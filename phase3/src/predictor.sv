==> flow/design.v <==
module predictor(
    pc,
    pc_update,
    prediction,
    update,
    taken,
    clk,
    rst_b
);
input [31:0] pc;
input [31:0] pc_update;
input update;
input clk;
input rst_b;
input taken;
output prediction;
parameter k = 4;
parameter j = 2;
reg [k-1:0] GHR;
reg [j-1:0] PHT [2**k-1:0];
integer i;
wire [k-1:0] idx, idx2;
assign idx = pc_update[k+1:2] ^ GHR;
assign idx2 = pc[k+1:2] ^ GHR;
assign prediction = PHT[idx2] >= 2**(j-1);
always @(posedge clk, negedge rst_b) begin
    if (rst_b == 0) begin
        GHR <= 2**k-1; 
        for (i = 0; i < 2**k; i = i + 1) begin
            PHT[i] <= 2**(j-1);
        end
    end else begin
        if (update) begin
            if (taken && PHT[idx] != 2**j-1) begin
                PHT[idx] <= PHT[idx] + 1;
            end else if (~taken && PHT[idx] != 0) begin
                PHT[idx] <= PHT[idx] - 1;
            end
            GHR <= {GHR[k-2:0], taken};
        end
    end
end
endmodule
Step by step through the tools: predictor
What the tools print for predictor, step after step.
Line numbers count from 1 in the design file above.
Operators carry their Yosys type and port widths (W data, S select, Z words).
Cell names lack the library's common part.
{ "inputs": {"top_module": "predictor", "clock_port": "clk", "library": "sky130hd", "corner": "tt_025C_1v80"} }

Elaborated design
Source: Yosys, flattened and elaborated. Widths are those after wreduce. Registers that Yosys merges into a memory's read port (data or address) are not register bits. Print and check cells do not count. Equal cells are merged and count once.
{ "bits": {"memories": 0, "mem_bits_ro": 0, "wordCells": 150, "latch_bits": 0, "ff_bits": 36, "clocked_rd_ports_x_width": 0, "out_inout_bits": 1, "in_bits": 68, "mem_bits_rw": 0} }
{ "op_classes": {"n_cmp": 1, "equal": 31, "shifts": 0, "logic": 3, "n_reduce_logical": 22, "addsub": 2, "div_mod_pow": 0, "mux": 74, "multipliers": 0} }
{ "ops": {"columns": ["op", "n"], "rows": [
  ["$mux W2", 72],
  ["$eq A4 B4 Y1 const B", 16],
  ["$pmux W2 S16", 2],
  ["$reduce_and A3 Y1", 16],
  ["$eq A4 B3 Y1 const B", 8],
  ["$eq A4 B2 Y1 const B", 4],
  ["$eq A4 B1 Y1 const B", 2],
  ["$xor A4 B4 Y4", 2],
  ["$logic_not A4 Y1", 2],
  ["$reduce_bool A2 Y1", 2],
  ["$logic_and A1 B1 Y1", 2],
  ["$add A2 B1 Y2 const B", 1],
  ["$sub A2 B1 Y2 const B", 1],
  ["$ge A2 B2 Y1 const B", 1],
  ["$ne A2 B2 Y1 const B", 1],
  ["$not A1 Y1", 1]
]} }

Longest topological paths
Yosys ltp: most cells in a row. Word level: on the elaborated netlist, between registers, memories and ports. Mapped: between sequential cells and ports; inverters and the memories' decode and read muxes count.
{ "logic_depth": {"depth_word": 17, "abc_area": 0, "depth_mapped": 11, "depth_no_buf": 8} }

Mapped cells and area
The flow's flattened synthesis, as Yosys stat reports it; memories are mapped. The netlist is that of the ABC_AREA named above (0 if unset); the other value can give another one.
{ "by_type": {"columns": ["cell", "n", "type_area_um2"], "rows": [
  ["dfstp_2", 20, 525.504],
  ["dfrtp_1", 16, 400.384],
  ["mux2_2", 12, 135.13],
  ["nor2_1", 25, 93.84],
  ["mux4_2", 4, 90.086],
  ["nand2_1", 20, 75.072],
  ["mux2i_1", 7, 70.067],
  ["o21ai_0", 14, 70.067],
  ["mux2_1", 6, 67.565],
  ["a211oi_1", 7, 52.55],
  ["a21oi_1", 10, 50.048],
  ["xnor2_2", 3, 48.797],
  ["nand3_1", 8, 40.038],
  ["o21ai_1", 8, 40.038],
  ["a2bb2oi_1", 4, 35.034],
  ["xnor2_1", 4, 35.034],
  ["xor2_1", 4, 35.034],
  ["nor4_1", 5, 31.28]
]} }
Not listed: further types 40, cells in them 72.
{ "mapped": {"stdcells": 249, "yosys_area_um2": 2481.1, "ff_cells": 36, "seq_area_um2": 925.9} }

Path before layout
OpenSTA on the mapped netlist: ideal clock, no wires. The path of least setup slack (recovery checks aside). Input and output delay are each 20% of the period. Register names are those of the netlist, which keeps one name where synthesis merged equal registers.
{ "synth_path": {"path_kind": "input port to output port", "from": "input port pc[2]", "to": "output port prediction", "out_delay_ps": 1056, "stages": 5, "path_buffers": 0, "tclk_ps": 5280, "t_first_pin_ps": 1056, "setup_slack_ps": 1766, "delay_ps": 1402, "input_delay_ps": 1056, "arrival_ps": 2458, "period_less_setup_slack_ps": 3514} }
"delay_ps" is the arrival time less input delay plus setup time.
A path that ends at an output port has no setup time.
"stages" counts driving pins, that of a launching flip-flop among them; a cell with two outputs on the path counts twice.
"period_less_setup_slack_ps" = period - worst setup slack (recovery checks aside). The figure is calculated, with input and output delays left at 20% of the set period.
The rows between start and end are the longest chain of elaborated cells between them; the timing report does not say that the signal goes this way. Where chains are equally long, one stands for them.
Each line given opens the expression or statement behind the cell; cells for indexed reads and writes are added by Yosys, which also makes memories of some case tables.
{ "synth_between": {"path_cell_list": "xnor2_1 > mux4_2 > nor2b_1 > a211oi_1 > a21oi_1", "elab_chain_len": 4, "cone_cells": 19, "cone_lines": 2, "classes_between": "1 x compare; 15 x eq/ne; 1 x mux; 1 x logic; 1 x reduce/logical"} }
{ "synth_rtl": {"columns": ["element", "line", "rtl"], "rows": [
  ["from (decl)", 10, "input [31:0] pc;"],
  ["$xor A4 B4 Y4", 24, "assign idx2 = pc[k+1:2] ^ GHR;"],
  ["$eq A4 B4 Y1", 25, "assign prediction = PHT[idx2] >= 2**(j-1);"],
  ["$pmux W2 S16", 25, null],
  ["$ge A2 B2 Y1", 25, null],
  ["to (decl)", 16, "output prediction;"]
]} }

Worst path after layout
Path of least setup slack in the final report of flow run A (OpenROAD, finished layout, wires in). Where an end is a register, its clock arrival counts in the times.
The path's times are printed in steps of 10 ps; the period is the one set.
{ "layout_path": {"path_kind": "input port to output port", "from": "input port pc[2]", "to": "output port prediction", "setup_slack_ps": 900, "stages": 7, "arrival_ps": 3610, "tclk_ps": 5630, "out_delay_ps": 1130, "path_buffers": 2, "input_delay_ps": 1130, "t_first_pin_ps": 1130} }
The rows between start and end are the longest chain of elaborated cells between them; the timing report does not say that the signal goes this way. Where chains are equally long, one stands for them.
{ "layout_between": {"path_cell_list": "clkdlybuf4s50_1 > xnor2_1 > mux4_2 > nor2b_1 > a211oi_1 > a21oi_1 > clkdlybuf4s50_1", "elab_chain_len": 4, "cone_cells": 19, "cone_lines": 2, "classes_between": "1 x compare; 15 x eq/ne; 1 x mux; 1 x logic; 1 x reduce/logical"} }
{ "layout_rtl": {"columns": ["element", "line", "rtl"], "rows": [
  ["from (decl)", 10, "input [31:0] pc;"],
  ["$xor A4 B4 Y4", 24, "assign idx2 = pc[k+1:2] ^ GHR;"],
  ["$eq A4 B4 Y1", 25, "assign prediction = PHT[idx2] >= 2**(j-1);"],
  ["$pmux W2 S16", 25, null],
  ["$ge A2 B2 Y1", 25, null],
  ["to (decl)", 16, "output prediction;"]
]} }

## Implementation results

Measured data: module predictor, platform sky130hd, 2 stored runs of the flow under differing settings, order arbitrary. Input and output delays are each 20% of the period that was set; the output load is 0.01 pF.
"clock period achieved" means the clock period less the worst setup slack. The figure is calculated, with input and output delays left at 20% of the set period.
"critical path time": the worst setup path's part of the clock period (all of it between registers, 20% less for each end at a port) less its slack. A launch clock that arrives late makes it longer, a capture clock that arrives late makes it shorter.
"total power after layout": no workload was simulated; the value follows from the tool's default switching activity.
"critical path time" is known to 10 ps.

==> flow run A: settings <==
{ "period_ns": 5.63, "CORE_UTILIZATION": 49, "CORE_MARGIN": 6, "CELL_PAD_IN_SITES_DETAIL_PLACEMENT": 0, "GPL_TIMING_DRIVEN": 0, "CTS_CLUSTER_SIZE": 93, "CTS_CLUSTER_DIAMETER": 180, "SLEW_MARGIN": 25, "MIN_ROUTING_LAYER": "met2", "CAP_MARGIN": 20 }
==> flow run A: results <==
post-synthesis cell area: 2481.1 sq um
die footprint: 6915.6 sq um
standard-cell area after routing: 2771.4 sq um
final design utilization: 0.579
lowest setup slack: 898 ps
setup TNS: 0 ps
total power after layout: 1.274 mW
clock period achieved: 4732 ps
critical path time: 2480 ps
kind of the worst setup path: input port to output port

==> flow run B: settings <==
{ "period_ns": 2.01, "CORE_UTILIZATION": 50, "SETUP_SLACK_MARGIN": -0.12, "PLACE_DENSITY_LB_ADDON": 0.22, "CORE_MARGIN": 5, "CELL_PAD_IN_SITES_GLOBAL_PLACEMENT": 1, "TNS_END_PERCENT": 35, "ABC_AREA": 0, "CTS_CLUSTER_DIAMETER": 322, "SLEW_MARGIN": 35, "MAX_ROUTING_LAYER": "met5", "CAP_MARGIN": 20 }
==> flow run B: results <==
post-synthesis cell area: 2481.1 sq um
die footprint: 6471.4 sq um
standard-cell area after routing: 4058.9 sq um
final design utilization: 0.848
lowest setup slack: -925 ps
setup TNS: -26963 ps
total power after layout: 5.118 mW
clock period achieved: 2935 ps
critical path time: 2930 ps
kind of the worst setup path: flip-flop to flip-flop
